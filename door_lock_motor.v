==> flow/design.v <==
`timescale 1ns / 1ps
module door_lock_motor(
    input        CLK,        
    input        RESET,
    input        TRIGGER,     
    output reg [3:0] MOTOR_OUT,
    output reg   sequence_done 
);
    parameter SPEED_DELAY = 100000; 
    parameter ROTATE_STEPS = 512; 
    parameter WAIT_DELAY = 24000000;
    reg [2:0] state;
    parameter S_IDLE  = 3'd0;
    parameter S_LEFT  = 3'd1; 
    parameter S_WAIT  = 3'd2; 
    parameter S_RIGHT = 3'd3; 
    parameter S_STOP  = 3'd4; 
    reg [31:0] clk_cnt;   
    reg [31:0] step_cnt;  
    reg [2:0]  phase_idx; 
    always @(*) begin
        case (phase_idx)
            3'd0: MOTOR_OUT = 4'b1001;
            3'd1: MOTOR_OUT = 4'b1010;
            3'd2: MOTOR_OUT = 4'b0110;
            3'd3: MOTOR_OUT = 4'b0101;
            default: MOTOR_OUT = 4'b0000;
        endcase
    end
    always @(posedge CLK or posedge RESET) begin
        if (RESET) begin
            state     <= S_IDLE;
            clk_cnt   <= 0;
            step_cnt  <= 0;
            phase_idx <= 0;
            sequence_done <= 0;
        end
        else begin
            case (state)
                S_IDLE: begin
                    sequence_done <= 0; 
                    if (TRIGGER) begin   
                        state    <= S_LEFT;
                        clk_cnt  <= 0;
                        step_cnt <= 0;
                    end
                end
                S_LEFT: begin
                    clk_cnt <= clk_cnt + 1;
                    if (clk_cnt >= SPEED_DELAY) begin
                        clk_cnt <= 0;
                        phase_idx <= phase_idx + 1;
                        if (phase_idx == 3) phase_idx <= 0;
                        step_cnt <= step_cnt + 1;
                        if (step_cnt >= ROTATE_STEPS) begin
                            state <= S_WAIT; 
                            clk_cnt <= 0;
                        end
                    end
                end
                S_WAIT: begin
                    clk_cnt <= clk_cnt + 1;
                    if (clk_cnt >= WAIT_DELAY) begin
                        state    <= S_RIGHT;
                        clk_cnt  <= 0;
                        step_cnt <= 0;
                    end
                end
                S_RIGHT: begin
                    clk_cnt <= clk_cnt + 1;
                    if (clk_cnt >= SPEED_DELAY) begin
                        clk_cnt <= 0;
                        if (phase_idx == 0) phase_idx <= 3;
                        else phase_idx <= phase_idx - 1;
                        step_cnt <= step_cnt + 1;
                        if (step_cnt >= ROTATE_STEPS) begin
                            state <= S_STOP; 
                        end
                    end
                end
                S_STOP: begin
                    sequence_done <= 1;  
                    if (!TRIGGER) begin 
                        state <= S_IDLE;
                        sequence_done <= 0;  
                    end
                end
            endcase
        end
    end
endmodule
### Tool chain data of door_lock_motor

The steps from the RTL of door_lock_motor to its reports follow in flow order.
Line numbers count from 1 in the design file above.
A cell with -- has no value.

* design top: door_lock_motor
* clock port: CLK
* library: sky130hd
* corner: tt_025C_1v80

### After elaboration

Counts by Yosys on the flattened word-level netlist (proc, flatten, opt, wreduce; memories kept). Register bits leave out memories and registers merged into their read ports (data or address). Print and check cells are left out.

* muxes and demuxes: 23
* magnitude comparators: 3
* add/subtract/negate cells: 4
* reductions and logical operators: 11
* eq/ne operators: 15

Operator list (count)
* parallel mux 32 bit (select 3 bit): 2
* 2-to-1 mux 32 bit: 5
* adder 32 x 1 -> 32 bit with constant B: 2
* 2-to-1 mux 3 bit: 11
* >= comparator 32 x 10 -> 1 bit with constant B: 1
* >= comparator 32 x 17 -> 1 bit with constant B: 1
* >= comparator 32 x 25 -> 1 bit with constant B: 1
* parallel mux 4 bit (select 4 bit): 1
* parallel mux 3 bit (select 5 bit): 1
* != test 2 bit with constant B: 7
* equality test 3 x 2 -> 1 bit with constant B: 4
* AND reduction 8 bit: 1
* equality test 3 x 1 -> 1 bit with constant B: 2
* zero test 3 bit: 2
* parallel mux 3 bit (select 2 bit): 1
* nonzero test 5 bit: 1
* nonzero test 2 bit: 2
* AND reduction 4 bit: 1
* nonzero test 4 bit: 1
* adder 3 x 1 -> 3 bit with constant B: 1
* subtractor 3 x 1 -> 3 bit with constant B: 1
* equality test 3 bit with constant B: 1
* AND reduction 3 bit: 1
* != test 2 x 1 -> 1 bit with constant B: 1
* AND reduction 2 bit: 1
* OR reduction 2 bit: 1
* parallel mux 1 bit (select 2 bit): 1
* 2-to-1 mux 1 bit: 1

* elaborated cells: 61
* input port bits: 3
* register bits: 71
* output and inout bits: 5

### Depth

Longest topological path by Yosys (ltp), each cell counted once; first at word level (registers and memories cut), then after technology mapping (sequential cells cut; the memories' decode and read muxes count).

* depth in word-level cells: 4
* ABC_AREA: 0
* depth in mapped cells: 10
* depth with buffers taken out: 7

### Synthesis result

Source: synth_stat.txt of the flow (Yosys; design flattened, memories mapped). It holds for the ABC_AREA given above (unset counts as 0); a run with the other value may have another netlist.

Cells by type
* sky130_fd_sc_hd__dfrtp_1: count 72, area in all 1.8E+03 um^2
* sky130_fd_sc_hd__nand3_1: count 42, area in all 210.202 um^2
* sky130_fd_sc_hd__nor2_1: count 56, area in all 210.202 um^2
* sky130_fd_sc_hd__nand2_1: count 46, area in all 172.666 um^2
* sky130_fd_sc_hd__o211ai_1: count 18, area in all 135.13 um^2
* sky130_fd_sc_hd__xnor2_1: count 14, area in all 122.618 um^2
* sky130_fd_sc_hd__o21ai_0: count 23, area in all 115.11 um^2
* sky130_fd_sc_hd__ha_1: count 9, area in all 112.608 um^2
* sky130_fd_sc_hd__and3_1: count 16, area in all 100.096 um^2
* sky130_fd_sc_hd__or4_1: count 12, area in all 90.086 um^2
* sky130_fd_sc_hd__nand4_1: count 14, area in all 87.584 um^2
* sky130_fd_sc_hd__inv_1: count 20, area in all 75.072 um^2
* sky130_fd_sc_hd__nor4_1: count 12, area in all 75.072 um^2
* sky130_fd_sc_hd__a21oi_1: count 14, area in all 70.067 um^2
* sky130_fd_sc_hd__nor3_1: count 13, area in all 65.062 um^2
* sky130_fd_sc_hd__buf_2: count 11, area in all 55.053 um^2
* sky130_fd_sc_hd__a22o_1: count 6, area in all 52.55 um^2
* sky130_fd_sc_hd__xor2_1: count 6, area in all 52.55 um^2

Other cell types: 40; their cells: 96.

* flip-flop cells: 73
* synthesis area: 4355.4 um^2
* mapped cells: 500
* sequential part of the area: 1828.0 um^2

### Worst setup path after synthesis

OpenSTA on the mapped netlist: ideal clock, no wires. The path of least setup slack (recovery checks aside). Input and output delay are each 20% of the period. Register names are those of the netlist, which keeps one name where synthesis merged equal registers.

* path kind: reg2reg
* start point: register clk_cnt[25]
* end point: register step_cnt[28]
* required time: 2.266 ns
* slack: 0.400 ns
* delay of the path: 1.990 ns
* period: 2.39 ns
* stages: 9
* buffers on the path: 2
* arrival time: 1.866 ns
* setup time: 0.124 ns
* synthesis period reached: 1.99 ns

"delay of the path" is the arrival time less input delay plus setup time.
"stages" counts driving pins, that of a launching flip-flop among them; a cell with two outputs on the path counts twice.
"synthesis period reached" is the clock period less the worst setup slack; recovery checks do not enter. This is arithmetic on one report: input and output delays are still those of the set period (20% each).
Between the ends stands the longest chain of elaborated cells between them, by number of cells; it is not shown to be the way that was timed. Of several equally long chains one is given.
A line is the first line of the expression or statement that the cell stems from. Yosys adds cells for indexed reads and writes and turns some case tables into memories.
A register here has more assigning lines than the two given.

* path through: sky130_fd_sc_hd__dfrtp_1 > sky130_fd_sc_hd__nor4_2 > sky130_fd_sc_hd__nand3_1 > sky130_fd_sc_hd__a211o_2 > sky130_fd_sc_hd__nand3_1 > sky130_fd_sc_hd__buf_2 > sky130_fd_sc_hd__buf_2 > sky130_fd_sc_hd__nor4_1 > sky130_fd_sc_hd__a211o_1
* cells in the longest elaborated chain: 3

RTL lines, path after synthesis
* start: declaration: line 18 `reg [31:0] clk_cnt;`
* start: assignment: line 49 `clk_cnt <= clk_cnt + 1;`
* start: assignment: line 62 `clk_cnt <= clk_cnt + 1;`
* >= comparator 32 x 17 -> 1 bit: line 50 `if (clk_cnt >= SPEED_DELAY) begin`
* 2-to-1 mux 32 bit: line 50
* parallel mux 32 bit (select 3 bit): line 39 `case (state)`
* end: assignment: line 54 `step_cnt <= step_cnt + 1;`
* end: assignment: line 75 `step_cnt <= step_cnt + 1;`
* end: declaration: line 19 `reg [31:0] step_cnt;`

### Timing after layout

From the final timing report of run 1: the path of least setup slack in the routed layout; clock arrival at registers is part of the times.

* path kind: reg2reg
* start point: register clk_cnt[23]
* end point: register step_cnt[3]
* buffers on the path: 1
* setup time: 0.06 ns
* period: 2.18 ns
* slack: 0.11 ns
* required time: 2.48 ns
* stages: 8
* arrival time: 2.37 ns

Between the ends stands the longest chain of elaborated cells between them, by number of cells; it is not shown to be the way that was timed. Of several equally long chains one is given.
A register here has more assigning lines than the two given.

* path through: sky130_fd_sc_hd__dfrtp_1 > sky130_fd_sc_hd__a21oi_1 > sky130_fd_sc_hd__a211oi_2 > sky130_fd_sc_hd__a211o_2 > sky130_fd_sc_hd__nand3_4 > sky130_fd_sc_hd__buf_4 > sky130_fd_sc_hd__or4_1 > sky130_fd_sc_hd__nand3_1
* cells in the longest elaborated chain: 3

RTL lines, path after layout
* start: declaration: line 18 `reg [31:0] clk_cnt;`
* start: assignment: line 49 `clk_cnt <= clk_cnt + 1;`
* start: assignment: line 62 `clk_cnt <= clk_cnt + 1;`
* >= comparator 32 x 17 -> 1 bit: line 50 `if (clk_cnt >= SPEED_DELAY) begin`
* 2-to-1 mux 32 bit: line 50
* parallel mux 32 bit (select 3 bit): line 39 `case (state)`
* end: assignment: line 54 `step_cnt <= step_cnt + 1;`
* end: assignment: line 75 `step_cnt <= step_cnt + 1;`
* end: declaration: line 19 `reg [31:0] step_cnt;`

Subject: door_lock_motor on sky130hd, stored results

Hello all,

Flow measurements of door_lock_motor on sky130hd: 2 stored runs with different settings, listed in no order. Input and output delays are each 20% of the period that was set; the output load is 0.01 pF.
"clock period reached" means the clock period less the worst setup slack. The figure is calculated, with input and output delays left at 20% of the set period.
"worst path time": the worst setup path's part of the clock period (all of it between registers, 20% less for each end at a port) less its slack. A launch clock that arrives late makes it longer, a capture clock that arrives late makes it shorter.
By "total power of the final layout" is meant OpenSTA's value without simulated activity: inputs other than the clock are taken to toggle once in ten clock periods, and the tool carries that through the logic.

### Run 1

Settings: `period_ns=2.18`, `SETUP_SLACK_MARGIN=0.08`, `CAP_MARGIN=20`, `CORE_MARGIN=2`, `CORE_UTILIZATION=40`, `SLEW_MARGIN=20`

- Cell area after synthesis: 4355.4 um^2
- Die area: 11739.7 um^2
- Std-cell area (final layout): 5431.5 um^2
- Utilization: 0.505
- Setup slack of the critical path: 0.111 ns
- Total power of the final layout: 3.602 mW
- Clock period reached: 2.069 ns
- Worst path time: 2.07 ns
- Type of the worst setup path: reg2reg

### Run 2

Settings: `period_ns=2.77`, `CORE_UTILIZATION=18`, `SETUP_SLACK_MARGIN=0.26`, `CORE_ASPECT_RATIO=0.55`, `CELL_PAD_IN_SITES_GLOBAL_PLACEMENT=0`, `TNS_END_PERCENT=85`, `ABC_AREA=1`, `GPL_ROUTABILITY_DRIVEN=1`, `MAX_ROUTING_LAYER=met4`, `CAP_MARGIN=20`, `CORE_MARGIN=2`, `SLEW_MARGIN=20`

- Cell area after synthesis: 5096.1 um^2
- Die area: 29734.5 um^2
- Std-cell area (final layout): 5924.4 um^2
- Utilization: 0.214
- Setup slack of the critical path: 0.383 ns
- Total power of the final layout: 3.044 mW
- Clock period reached: 2.387 ns
- Worst path time: 1.83 ns
- Type of the worst setup path: reg2out

Thanks
