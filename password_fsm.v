==> flow/design.v <==
`timescale 1ns/1ps
module password_fsm(
    input CLK,              
    input RESET,
    input key_pulse,
    input [3:0] key_value,
    input lock_signal,      
    output reg [15:0] digit_mask,
    output reg pw_ok,
    output reg is_frozen,
    output reg [7:0] led_out 
);
    reg [3:0] pw_mem [3:0];
    reg [3:0] input_pw [3:0];
    reg [2:0] press_cnt;
    reg is_open;
    reg [1:0]  fail_cnt;      
    reg [27:0] freeze_timer;  
    reg [23:0] safe_timer; 
    parameter FREEZE_TIME = 28'd192_000_000; 
    parameter ONE_SEC = 28'd24_000_000;
    always @(posedge CLK or posedge RESET) begin
        if(RESET) begin
            press_cnt    <= 0;
            pw_ok        <= 0;
            is_open      <= 0;
            digit_mask   <= 16'hFFFF;
            safe_timer   <= 0;
            fail_cnt     <= 0;
            is_frozen    <= 0;
            freeze_timer <= 0;
            led_out      <= 8'hFF; 
            pw_mem[0] <= 4'd1; pw_mem[1] <= 4'd2;
            pw_mem[2] <= 4'd3; pw_mem[3] <= 4'd4;
        end
        else begin
            if(safe_timer < 24'd5_000_000) begin
                safe_timer <= safe_timer + 1;
            end
            else if(is_frozen) begin
                freeze_timer <= freeze_timer + 1;
                digit_mask   <= 16'hFFFF; 
                pw_ok        <= 0;
                if      (freeze_timer < ONE_SEC * 1) led_out <= 8'b00000000;  
                else if (freeze_timer < ONE_SEC * 2) led_out <= 8'b10000000;  
                else if (freeze_timer < ONE_SEC * 3) led_out <= 8'b11000000;  
                else if (freeze_timer < ONE_SEC * 4) led_out <= 8'b11100000;
                else if (freeze_timer < ONE_SEC * 5) led_out <= 8'b11110000;
                else if (freeze_timer < ONE_SEC * 6) led_out <= 8'b11111000;
                else if (freeze_timer < ONE_SEC * 7) led_out <= 8'b11111100;
                else                                 led_out <= 8'b11111110;  
                if(freeze_timer >= FREEZE_TIME) begin
                    is_frozen    <= 0;
                    fail_cnt     <= 0; 
                    freeze_timer <= 0;
                    press_cnt    <= 0; 
                    led_out      <= 8'hFF;  
                end
            end
            else if(is_open) begin
                 led_out <= 8'hFF;  
                 if(lock_signal) begin
                    is_open    <= 0;
                    pw_ok      <= 0;
                    digit_mask <= 16'hFFFF; 
                    press_cnt  <= 0;
                    fail_cnt   <= 0; 
                 end
                 else begin
                    digit_mask <= 16'h0000;
                    pw_ok      <= 1;
                 end
            end
            else if(key_pulse) begin
                led_out <= 8'hFF;  
                if(press_cnt >= 4) begin
                    press_cnt  <= 1;
                    digit_mask <= 16'h0FFF;
                    input_pw[0]<= key_value;
                    pw_ok      <= 0;
                end
                else begin
                    input_pw[press_cnt] <= key_value;
                    press_cnt <= press_cnt + 1;
                    case(press_cnt)
                        0: digit_mask <= 16'h0FFF;
                        1: digit_mask <= 16'h00FF;
                        2: digit_mask <= 16'h000F;
                        3: digit_mask <= 16'h0000;
                    endcase
                    if(press_cnt == 3) begin
                        if( input_pw[0] == pw_mem[0] &&
                            input_pw[1] == pw_mem[1] &&
                            input_pw[2] == pw_mem[2] &&
                            key_value   == pw_mem[3] ) begin
                            pw_ok    <= 1;
                            is_open  <= 1;
                            fail_cnt <= 0; 
                        end
                        else begin
                            pw_ok <= 0;
                            if(fail_cnt >= 2) begin
                                is_frozen    <= 1; 
                                freeze_timer <= 0;
                                press_cnt    <= 0; 
                                digit_mask   <= 16'hFFFF;
                                led_out      <= 8'h00; 
                            end
                            else begin
                                fail_cnt <= fail_cnt + 1; 
                            end
                        end
                    end
                end
            end
        end
    end
endmodule
# [Step by step through the tools: password_fsm]
# Tool output for the design above, in the order of the flow.
# Line numbers count from 1 in the design file above.
# Operators: Yosys type, input widths -> output width; for muxes data width and select width s.
# Library cell names are shortened.
# The mark n/a stands for no value.
[setup] design="password_fsm" clk_port="CLK" library="sky130hd" corner="tt_025C_1v80"

# [Word-level counts]
# Yosys after proc, flatten, opt, wreduce and memory -nomap, before mapping. Print and check cells are not counted. Equal cells are merged and count once.
[bits] register_bits=96 input_bits=8 output_inout_bits=26 wordCells=140
[classes] addsub=4 cmp=11 n_eq=16 mux=71 n_logic=5 reduce_and_logical=21
[op_table] cell="$mux 28" n=8
[op_table] cell="$mux 16" n=8
[op_table] cell="$lt 28x27->1 const B" n=3
[op_table] cell="$mux 8" n=9
[op_table] cell="$pmux 16 s4" n=1
[op_table] cell="$lt 28x28->1 const B" n=2
[op_table] cell="$mux 3" n=10
[op_table] cell="$add 28x1->28 const B" n=1
[op_table] cell="$lt 28x25->1 const B" n=1
[op_table] cell="$lt 28x26->1 const B" n=1
[op_table] cell="$ge 28x28->1 const B" n=1
[op_table] cell="$reduce_and 7->1" n=4
[op_table] cell="$add 24x1->24 const B" n=1
[op_table] cell="$lt 24x23->1 const B" n=1
[op_table] cell="$mux 2" n=10
[op_table] cell="$mux 1" n=19
[op_table] cell="$mux 4" n=3
[op_table] cell="$reduce_bool 2->1" n=4
[op_table] cell="$eq 4x2->1 const B" n=2
[op_table] cell="$mux 7" n=1
[op_table] cell="$ne 2x2->1 const B" n=3
[op_table] cell="$eq 3x2->1 const B" n=2
[op_table] cell="$ne 3x3->1 const B" n=2
[op_table] cell="$reduce_bool 3->1" n=2
[op_table] cell="$reduce_and 6->1" n=1
[op_table] cell="$mux 6" n=1
[op_table] cell="$not 1->1" n=5
[op_table] cell="$mux 5" n=1
# Other operator kinds: 18; their cells: 21.

# [Depth]
# Yosys ltp: most cells in a row. Word level: on the elaborated netlist, between registers, memories and ports. Mapped: between sequential cells and ports; inverters and the memories' decode and read muxes count.
[depth] ltp_word=10 ABC_AREA=0 depth_mapped=10 ltp_nobuf=7

# [Synthesis result]
# The flow's flattened synthesis, as Yosys stat reports it; memories are mapped. The netlist is that of the ABC_AREA named above (0 if unset); the other value can give another one.
# Totals and module areas in this step are rounded.
[synth_totals] cell_count=548 area_um2=5300 seq_area_um2=2500 ff_cells=96 buffers=41
[types] type="dfrtp_1" n=60 area_total_um2=1501.44
[types] type="dfstp_2" n=24 area_total_um2=630.605
[types] type="edfxtp_1" n=12 area_total_um2=360.346
[types] type="nand2_1" n=59 area_total_um2=221.462
[types] type="o21ai_0" n=39 area_total_um2=195.187
[types] type="nand4_1" n=23 area_total_um2=143.888
[types] type="a211oi_1" n=18 area_total_um2=135.13
[types] type="nand3_1" n=23 area_total_um2=115.11
[types] type="ha_1" n=9 area_total_um2=112.608
[types] type="nor4_1" n=18 area_total_um2=112.608
[types] type="xor2_1" n=12 area_total_um2=105.101
[types] type="mux2i_1" n=9 area_total_um2=90.086
[types] type="nor2_1" n=24 area_total_um2=90.086
[types] type="nor3_1" n=18 area_total_um2=90.086
[types] type="xnor2_1" n=9 area_total_um2=78.826
[types] type="a21oi_1" n=15 area_total_um2=75.072
[types] type="clkbuf_1" n=20 area_total_um2=75.072
[types] type="buf_2" n=14 area_total_um2=70.067
# Other cell types: 46; their cells: 142.

# [Path before layout]
# OpenSTA on the mapped netlist: ideal clock, no wires. The path of least setup slack (recovery checks aside). Input and output delay are each 20% of the period. Register names are those of the netlist, which keeps one name where synthesis merged equal registers.
[synth_timing] path_kind="input to register" startpoint="input RESET" endpoint="register input_pw[2][0]" clock_period_ps=4420 in_delay_ps=884 setup_ps=309 t_first_pin_ps=884 t_arrival_ps=3224 required_time_ps=4111 setup_slack_ps=887 path_delay_ps=2649 path_stages=3 n_path_buf=0 synth_period_reached_ps=3533
# "path_delay_ps" is the arrival time less input delay plus setup time.
# "path_stages": output pins that drive a net of the path, with the launching flip-flop's if there is one; two outputs of one cell count as two.
# "synth_period_reached_ps" = period - worst setup slack (recovery checks aside). The figure is calculated, with input and output delays left at 20% of the set period.
# Between the ends stands the longest chain of elaborated cells between them, by number of cells; it is not shown to be the way that was timed. Of several equally long chains one is given.
# Each line given opens the expression or statement behind the cell; cells for indexed reads and writes are added by Yosys, which also makes memories of some case tables.
[synth_via] path_cell_list="inv_1 and4_1 and2_1" elab_chain_len=2 cone_cells=2 lines_between=0 classes_between="logic: 1; reduce/logical: 1"
[synth_rtl] item="start: declaration" line=4 rtl="input RESET,"
[synth_rtl] item="$not 1->1"
[synth_rtl] item="$reduce_and 7->1"
[synth_rtl] item="end: assignment" line=83 rtl="input_pw[press_cnt] <= key_value;"
[synth_rtl] item="end: declaration" line=14 rtl="reg [3:0] input_pw [3:0];"

# [Timing after layout]
# From the final timing report of job 1: the path of least setup slack in the routed layout; clock arrival at registers is part of the times.
# The path's times are printed in steps of 10 ps; the period is the one set.
[layout_timing] path_kind="input to register" startpoint="input key_value[1]" endpoint="register freeze_timer[3]" clock_period_ps=5140 in_delay_ps=1030 setup_ps=80 t_first_pin_ps=1030 t_arrival_ps=3570 required_time_ps=5410 setup_slack_ps=1840 path_stages=8 n_path_buf=3
# Between the ends stands the longest chain of elaborated cells between them, by number of cells; it is not shown to be the way that was timed. Of several equally long chains one is given.
# At most two assigning lines are given for a register; there are more.
[layout_via] path_cell_list="clkdlybuf4s50_1 nor4_1 nand4_1 a31oi_1 clkbuf_1 buf_1 o21ai_0 o211ai_1" elab_chain_len=8 cone_cells=10 lines_between=7 classes_between="eq/ne: 2; mux: 6; reduce/logical: 2"
[layout_rtl] item="start: declaration" line=6 rtl="input [3:0] key_value,"
[layout_rtl] item="$eq 4x3->1" line=95 rtl="key_value   == pw_mem[3] ) begin"
[layout_rtl] item="$logic_and 1x1->1" line=92 rtl="if( input_pw[0] == pw_mem[0] &&"
[layout_rtl] item="$mux 28" line=92
[layout_rtl] item="$mux 28" line=91 rtl="if(press_cnt == 3) begin"
[layout_rtl] item="$mux 28" line=76 rtl="if(press_cnt >= 4) begin"
[layout_rtl] item="$mux 28" line=74 rtl="else if(key_pulse) begin"
[layout_rtl] item="$mux 28" line=60 rtl="else if(is_open) begin"
[layout_rtl] item="$mux 28" line=40 rtl="else if(is_frozen) begin"
[layout_rtl] item="end: assignment" line=31 rtl="freeze_timer <= 0;"
[layout_rtl] item="end: assignment" line=41 rtl="freeze_timer <= freeze_timer + 1;"
[layout_rtl] item="end: declaration" line=18 rtl="reg [27:0] freeze_timer;"

Add stored flow runs of password_fsm

Module password_fsm, platform sky130hd: 2 stored runs of the flow (Yosys, OpenROAD) with differing settings, in no particular order. Input and output delays are each 20% of the period that was set; the output load is 0.01 pF.
By "achieved clock period" is meant the clock period of the run minus its worst setup slack. This is arithmetic on one report: input and output delays are still those of the set period (20% each).
By "worst setup path time" is meant the share of the clock period that the worst setup path is allowed (20% is reserved at inputs, 20% at outputs), minus its slack. Clock arrival times at its registers enter into it.
"power": no workload was simulated; the value follows from the tool's default switching activity.
"worst setup path time" is known to 10 ps.
Values from the reports are rounded here.
[job 1] settings: period_ns=5.14, CORE_UTILIZATION=61, PLACE_DENSITY_LB_ADDON=0.29, CORE_ASPECT_RATIO=0.74, GPL_TIMING_DRIVEN=0, GPL_ROUTABILITY_DRIVEN=1, CAP_MARGIN=10, SLEW_MARGIN=10, CORE_MARGIN=2
[job 1] result: chip area after synthesis (Yosys) 5300 µm², die area 9400 µm², standard-cell area of the final layout 6100 µm², utilization 71 %, worst setup slack after layout 1800 ps, total negative slack 0 ps, worst hold slack 460 ps, power 1400 uW, achieved clock period 3304 ps, worst setup path time 2280 ps, worst setup path kind input to register
[job 2] settings: period_ns=1.92, CORE_UTILIZATION=17, SETUP_SLACK_MARGIN=0.18, CELL_PAD_IN_SITES_GLOBAL_PLACEMENT=3, CELL_PAD_IN_SITES_DETAIL_PLACEMENT=2, GPL_ROUTABILITY_DRIVEN=0, CTS_CLUSTER_DIAMETER=274, SLEW_MARGIN=35, CAP_MARGIN=20, CORE_MARGIN=2
[job 2] result: chip area after synthesis (Yosys) 5300 µm², die area 33000 µm², standard-cell area of the final layout 8400 µm², utilization 28 %, worst setup slack after layout -150 ps, total negative slack -5900 ps, worst hold slack 450 ps, power 3900 uW, achieved clock period 2065 ps, worst setup path time 2070 ps, worst setup path kind register to register
