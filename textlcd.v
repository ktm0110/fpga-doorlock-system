==> flow/design.v <==
`timescale 1ns / 1ps
module textlcd(
    input        RESET,      
    input        CLK,        
    input        pw_ok,      
    input        is_frozen,    
    input [3:0]  key_value,   
    output wire  LCD_RS,      
    output wire  LCD_RW,      
    output reg   LCD_EN,      
    output wire [7:0] LCD_DATA
);
    reg [31:0]  cnt;      
    reg [10:0]  delay_lcdclk;
    reg [5:0]   count_lcd;
    reg [127:0] line_1;
    reg [127:0] line_2;
    reg [8:0]   set_data;
    reg [7:0]   key_ascii; 
    always @ (posedge CLK or posedge RESET) begin
        if (RESET) cnt <= 25'd0;
        else if (cnt < 25'd23999999) cnt <= cnt + 25'd1;
        else cnt <= 25'd0;
    end
    always @(*) begin
        if (key_value < 10) key_ascii = 8'h30 + key_value;
        else key_ascii = 8'h41 + (key_value - 10);
    end
    always @(posedge RESET or posedge CLK) begin
        if(RESET) begin
            delay_lcdclk <= 11'd0; count_lcd <= 6'd0; LCD_EN <= 1'b0;
        end else begin
            if (delay_lcdclk < 11'd2000) delay_lcdclk <=  delay_lcdclk + 11'd1;
            else delay_lcdclk <= 11'd0;
            if (delay_lcdclk == 11'd0) begin
                if (count_lcd < 6'd40) count_lcd <= count_lcd + 6'd1;
                else count_lcd <= 6'd7;
            end
            if (delay_lcdclk == 11'd200) LCD_EN <= 1'b1;
            else if (delay_lcdclk == 11'd1800) LCD_EN <= 1'b0;
        end
    end
    always @(*) begin
        if (RESET) begin
            line_1 <= {"ENTER PASSWORD  "}; 
            line_2 <= {"                "};
        end
        else if (is_frozen) begin
            line_1 <= {"   !! FREEZE !! "};
            line_2 <= {"   TRY LATER    "};
        end
        else if (pw_ok) begin
            line_1 <= {"      OPEN      "};
            line_2 <= {"                "};
        end
        else begin
            line_1 <= {"ENTER PASSWORD  "};
            line_2 <= {"KEY VALUE : ", key_ascii, "   "}; 
        end
    end
    always @(posedge RESET or posedge CLK) begin
        if (RESET) set_data <= 9'd0;
        else begin
            case (count_lcd)
                6'd0  : set_data <= {1'b0, 8'h38}; 
                6'd1  : set_data <= {1'b0, 8'h38}; 
                6'd2  : set_data <= {1'b0, 8'h0e}; 
                6'd3  : set_data <= {1'b0, 8'h06}; 
                6'd4  : set_data <= {1'b0, 8'h02}; 
                6'd5  : set_data <= {1'b0, 8'h01}; 
                6'd6  : set_data <= {1'b0, 8'h80}; 
                6'd7  : set_data <= {1'b1, line_1[127:120]};
                6'd8  : set_data <= {1'b1, line_1[119:112]};
                6'd9  : set_data <= {1'b1, line_1[111:104]};
                6'd10 : set_data <= {1'b1, line_1[103:96]};
                6'd11 : set_data <= {1'b1, line_1[95:88]};
                6'd12 : set_data <= {1'b1, line_1[87:80]};
                6'd13 : set_data <= {1'b1, line_1[79:72]};
                6'd14 : set_data <= {1'b1, line_1[71:64]};
                6'd15 : set_data <= {1'b1, line_1[63:56]};
                6'd16 : set_data <= {1'b1, line_1[55:48]};
                6'd17 : set_data <= {1'b1, line_1[47:40]};
                6'd18 : set_data <= {1'b1, line_1[39:32]};
                6'd19 : set_data <= {1'b1, line_1[31:24]};
                6'd20 : set_data <= {1'b1, line_1[23:16]};
                6'd21 : set_data <= {1'b1, line_1[15:8]};
                6'd22 : set_data <= {1'b1, line_1[7:0]};
                6'd23 : set_data <= {1'b0, 8'hc0}; 
                6'd24 : set_data <= {1'b1, line_2[127:120]};     
                6'd25 : set_data <= {1'b1, line_2[119:112]};
                6'd26 : set_data <= {1'b1, line_2[111:104]};
                6'd27 : set_data <= {1'b1, line_2[103:96]};
                6'd28 : set_data <= {1'b1, line_2[95:88]};  
                6'd29 : set_data <= {1'b1, line_2[87:80]};
                6'd30 : set_data <= {1'b1, line_2[79:72]};
                6'd31 : set_data <= {1'b1, line_2[71:64]};
                6'd32 : set_data <= {1'b1, line_2[63:56]};     
                6'd33 : set_data <= {1'b1, line_2[55:48]};
                6'd34 : set_data <= {1'b1, line_2[47:40]};
                6'd35 : set_data <= {1'b1, line_2[39:32]};
                6'd36 : set_data <= {1'b1, line_2[31:24]};     
                6'd37 : set_data <= {1'b1, line_2[23:16]};
                6'd38 : set_data <= {1'b1, line_2[15:8]};
                6'd39 : set_data <= {1'b1, line_2[7:0]};
                default : set_data <= {1'b0, 8'h02};
            endcase
        end
    end
    assign LCD_RS = set_data[8];
    assign LCD_RW = 1'b0;
    assign LCD_DATA = set_data[7:0];
endmodule
Reports on textlcd. What the tools print for textlcd, step after step. Lines are those of the file above, counted from 1. Not given: --

Design top: textlcd. Clock input: CLK. Cell library: sky130hd. Timing corner: tt_025C_1v80.

Elaborated design. Yosys after proc, flatten, opt, wreduce and memory -nomap, before mapping. Memory bits, and registers merged into a memory's read port (data or address), are not among the register bits. Print and check cells are not counted. Equal cells are merged and count once.

For bits in read-only memories the number is 0. For clocked read ports x word width the number is 0. Latch bits: 0. Under memories stands 0. The figure for RAM bits is 0. Flip-flop bits (word level): 27. The entry for word-level cells reads 68.

The entry for multiply operators reads 0. The entry for magnitude comparators reads 3. Under div/mod/pow operators stands 0. The figure for bitwise logic cells is 0. For shift operators the number is 0. For reduce/logical cells the number is 4. Muxes and demuxes: 12. For equality and inequality tests the number is 40. The entry for add/subtract/negate cells reads 5.

Operators with widths (number): 2-to-1 mux 127 bit (6); parallel mux 9 bit (select 38 bit) (1); == test 6 x 5 -> 1 bit (second input constant) (16); == test 6 x 4 -> 1 bit (second input constant) (8); == test 6 bit (second input constant) (8); == test 6 x 3 -> 1 bit (second input constant) (3); == test 6 x 2 -> 1 bit (second input constant) (2); adder 11 x 1 -> 11 bit (second input constant) (1); < comparator 11 bit (second input constant) (1); == test 11 bit (second input constant) (1); == test 11 x 8 -> 1 bit (second input constant) (1); logical NOT 11 bit (1); 2-to-1 mux 11 bit (1); adder 7 x 8 -> 8 bit (first input constant) (1); 2-to-1 mux 8 bit (1); adder 6 x 4 -> 7 bit (first input constant) (1); adder 6 x 1 -> 6 bit (second input constant) (1); == test 6 x 1 -> 1 bit (second input constant) (1); < comparator 6 bit (second input constant) (1); logical NOT 6 bit (1); 2-to-1 mux 6 bit (1); subtractor 4 x 4 -> 5 bit (second input constant) (1); < comparator 4 bit (second input constant) (1); nonzero test 2 bit (1); OR reduction 2 bit (1); 2-to-1 mux 1 bit (2).

Depth. Longest topological path by Yosys (ltp), each cell counted once; first at word level (registers and memories cut), then after technology mapping (sequential cells cut; the memories' decode and read muxes count).

Under depth after elaboration stands 7. The entry for ABC_AREA reads 0. The entry for depth in mapped cells reads 9. For gate-level depth less buffers the number is 9.

Synthesis result. The flow's flattened synthesis, as Yosys stat reports it; memories are mapped. The netlist is that of the ABC_AREA named above (0 if unset); the other value can give another one.

Cells by type (number): sky130_fd_sc_hd__dfrtp_1 (27); sky130_fd_sc_hd__nor2_1 (36); sky130_fd_sc_hd__ha_1 (10); sky130_fd_sc_hd__o21ai_0 (22); sky130_fd_sc_hd__a21oi_1 (21); sky130_fd_sc_hd__nand2_1 (28); sky130_fd_sc_hd__nand3_1 (15); sky130_fd_sc_hd__nand3b_1 (7); sky130_fd_sc_hd__xnor2_1 (6); sky130_fd_sc_hd__xor2_1 (6); sky130_fd_sc_hd__buf_2 (10); sky130_fd_sc_hd__clkbuf_1 (13); sky130_fd_sc_hd__inv_1 (13); sky130_fd_sc_hd__nor3_1 (9); sky130_fd_sc_hd__nand2b_1 (7); sky130_fd_sc_hd__a32oi_1 (4); sky130_fd_sc_hd__o32ai_1 (4); sky130_fd_sc_hd__nor2b_1 (5).

Not listed: further types 47, cells in them 86.

The figure for sequential area is 0.0006756 mm². The entry for cell area after synthesis reads 0.0025112 mm². The figure for mapped flip-flops is 27. Under standard cells after synthesis stands 329.

Timing after synthesis. Source: OpenSTA report_checks on the synthesized netlist (no wires, ideal clock, input and output delay 20% of the period each), path of least setup slack; recovery checks are left aside. Register names are those of the netlist, which keeps one name where synthesis merged equal registers.

Path type: register -> register. Start point: register count_lcd[0]. End point: register set_data[8]. For setup slack the number is -0.064 ns. For path delay the number is 2.024 ns. The entry for driving pins on the path reads 9. The figure for arrival is 1.902 ns. The entry for clock period reads 1.96 ns. The entry for required time reads 1.838 ns. The figure for time at the first pin is 0.000 ns. The figure for synthesis period reached is 2.024 ns.

"path delay" = arrival - input delay + setup time. "driving pins on the path" counts driving pins, that of a launching flip-flop among them; a cell with two outputs on the path counts twice. "synthesis period reached" is the clock period less the worst setup slack; recovery checks do not enter. This is arithmetic on one report: input and output delays are still those of the set period (20% each). The rows between start and end are the longest chain of elaborated cells between them; the timing report does not say that the signal goes this way. Where chains are equally long, one stands for them. Each line given opens the expression or statement behind the cell; cells for indexed reads and writes are added by Yosys, which also makes memories of some case tables. A register here has more assigning lines than the two given.

Cells stage by stage: sky130_fd_sc_hd__dfrtp_1 -> sky130_fd_sc_hd__inv_1 -> sky130_fd_sc_hd__ha_1 -> sky130_fd_sc_hd__clkbuf_1 -> sky130_fd_sc_hd__o31ai_1 -> sky130_fd_sc_hd__o21a_1 -> sky130_fd_sc_hd__o21ai_0 -> sky130_fd_sc_hd__or4b_1 -> sky130_fd_sc_hd__nand2b_1. Cells in the longest elaborated chain: 3.

Ends and longest elaborated chain, after synthesis: start, declared (RTL line 15) `reg [5:0]   count_lcd;`; start, assigned (RTL line 31) `delay_lcdclk <= 11'd0; count_lcd <= 6'd0; LCD_EN <= 1'b0;`; start, assigned (RTL line 36) `if (count_lcd < 6'd40) count_lcd <= count_lcd + 6'd1;`; == test 6 x 1 -> 1 bit (RTL line 64) `case (count_lcd)`; OR reduction 2 bit; parallel mux 9 bit (select 38 bit) (RTL line 64); end, assigned (RTL line 65) `6'd0  : set_data <= {1'b0, 8'h38};`; end, assigned (RTL line 66) `6'd1  : set_data <= {1'b0, 8'h38};`; end, declared (RTL line 18) `reg [8:0]   set_data;`.

Path in the finished layout. Path of least setup slack in the final report of entry A (OpenROAD, finished layout, wires in). Where an end is a register, its clock arrival counts in the times.

Path type: register -> register. Start point: register count_lcd[4]. End point: register set_data[8]. The figure for arrival is 2.39 ns. The figure for time at the first pin is 0.27 ns. The entry for required time reads 3.24 ns. For setup slack the number is 0.85 ns. The entry for clock period reads 3.07 ns. The entry for driving pins on the path reads 6.

The rows between start and end are the longest chain of elaborated cells between them; the timing report does not say that the signal goes this way. Where chains are equally long, one stands for them. A register here has more assigning lines than the two given.

Cells stage by stage: sky130_fd_sc_hd__dfrtp_2 -> sky130_fd_sc_hd__and3b_1 -> sky130_fd_sc_hd__a32oi_2 -> sky130_fd_sc_hd__o21ai_0 -> sky130_fd_sc_hd__or4b_4 -> sky130_fd_sc_hd__nand2b_1. Cells in the longest elaborated chain: 3.

Ends and longest elaborated chain, post-layout: start, declared (RTL line 15) `reg [5:0]   count_lcd;`; start, assigned (RTL line 31) `delay_lcdclk <= 11'd0; count_lcd <= 6'd0; LCD_EN <= 1'b0;`; start, assigned (RTL line 36) `if (count_lcd < 6'd40) count_lcd <= count_lcd + 6'd1;`; == test 6 x 1 -> 1 bit (RTL line 64) `case (count_lcd)`; OR reduction 2 bit; parallel mux 9 bit (select 38 bit) (RTL line 64); end, assigned (RTL line 65) `6'd0  : set_data <= {1'b0, 8'h38};`; end, assigned (RTL line 66) `6'd1  : set_data <= {1'b0, 8'h38};`; end, declared (RTL line 18) `reg [8:0]   set_data;`.

# Flow runs of textlcd

Design textlcd on sky130hd. What follows are 2 stored runs of the flow, each under its own settings; their order means nothing. The constraints put input and output delay at 20% of the set period each and load the outputs with 0.01 pF. "achieved clock period" means the clock period less the worst setup slack. The figure is calculated, with input and output delays left at 20% of the set period. "time on the worst setup path" = time allowed to the worst setup path (clock period - input delay - output delay, where it has them) - its slack; a late launch clock adds to it, a late capture clock takes from it. "power consumption" rests on the timing tool's default activity at the inputs, not on a simulated workload.

Entry A has these settings: period_ns 3.07; CORE_UTILIZATION 28; SETUP_SLACK_MARGIN 0.81; PLACE_DENSITY_LB_ADDON 0.21; CORE_MARGIN 3; CELL_PAD_IN_SITES_DETAIL_PLACEMENT 1; TNS_END_PERCENT 5; SLEW_MARGIN 35; CAP_MARGIN 20. For the cell area after synthesis the run shows 0.0025112 mm². For the die footprint the run shows 0.0101405 mm². The std-cell area (final layout) reads 0.0029303 mm². The final design utilization stands at 34.6%. For the lowest setup slack the run shows 0.845 ns. The post-route setup TNS comes to 0.000 ns. For the worst hold slack in the final report the run shows 0.524 ns. The power consumption reads 0.6308 mW. The achieved clock period comes to 2.225 ns. The time on the worst setup path stands at 2.22 ns. Kind of the worst setup path: register -> register.

Entry B has these settings: period_ns 2.09; CORE_UTILIZATION 20; SETUP_SLACK_MARGIN -0.04; PLACE_DENSITY_LB_ADDON 0.23; CORE_ASPECT_RATIO 0.82; CORE_MARGIN 6; CELL_PAD_IN_SITES_GLOBAL_PLACEMENT 3; ABC_AREA 0; CTS_CLUSTER_SIZE 51; CTS_CLUSTER_DIAMETER 310; CAP_MARGIN 20; MIN_ROUTING_LAYER met2; SLEW_MARGIN 20. For the cell area after synthesis the run shows 0.0025112 mm². For the die footprint the run shows 0.0154024 mm². The std-cell area (final layout) reads 0.0038662 mm². The final design utilization stands at 32.0%. For the lowest setup slack the run shows -0.011 ns. The post-route setup TNS comes to -0.011 ns. For the worst hold slack in the final report the run shows 0.509 ns. The power consumption reads 1.131 mW. The achieved clock period comes to 2.101 ns. The time on the worst setup path stands at 2.10 ns. Kind of the worst setup path: register -> register.
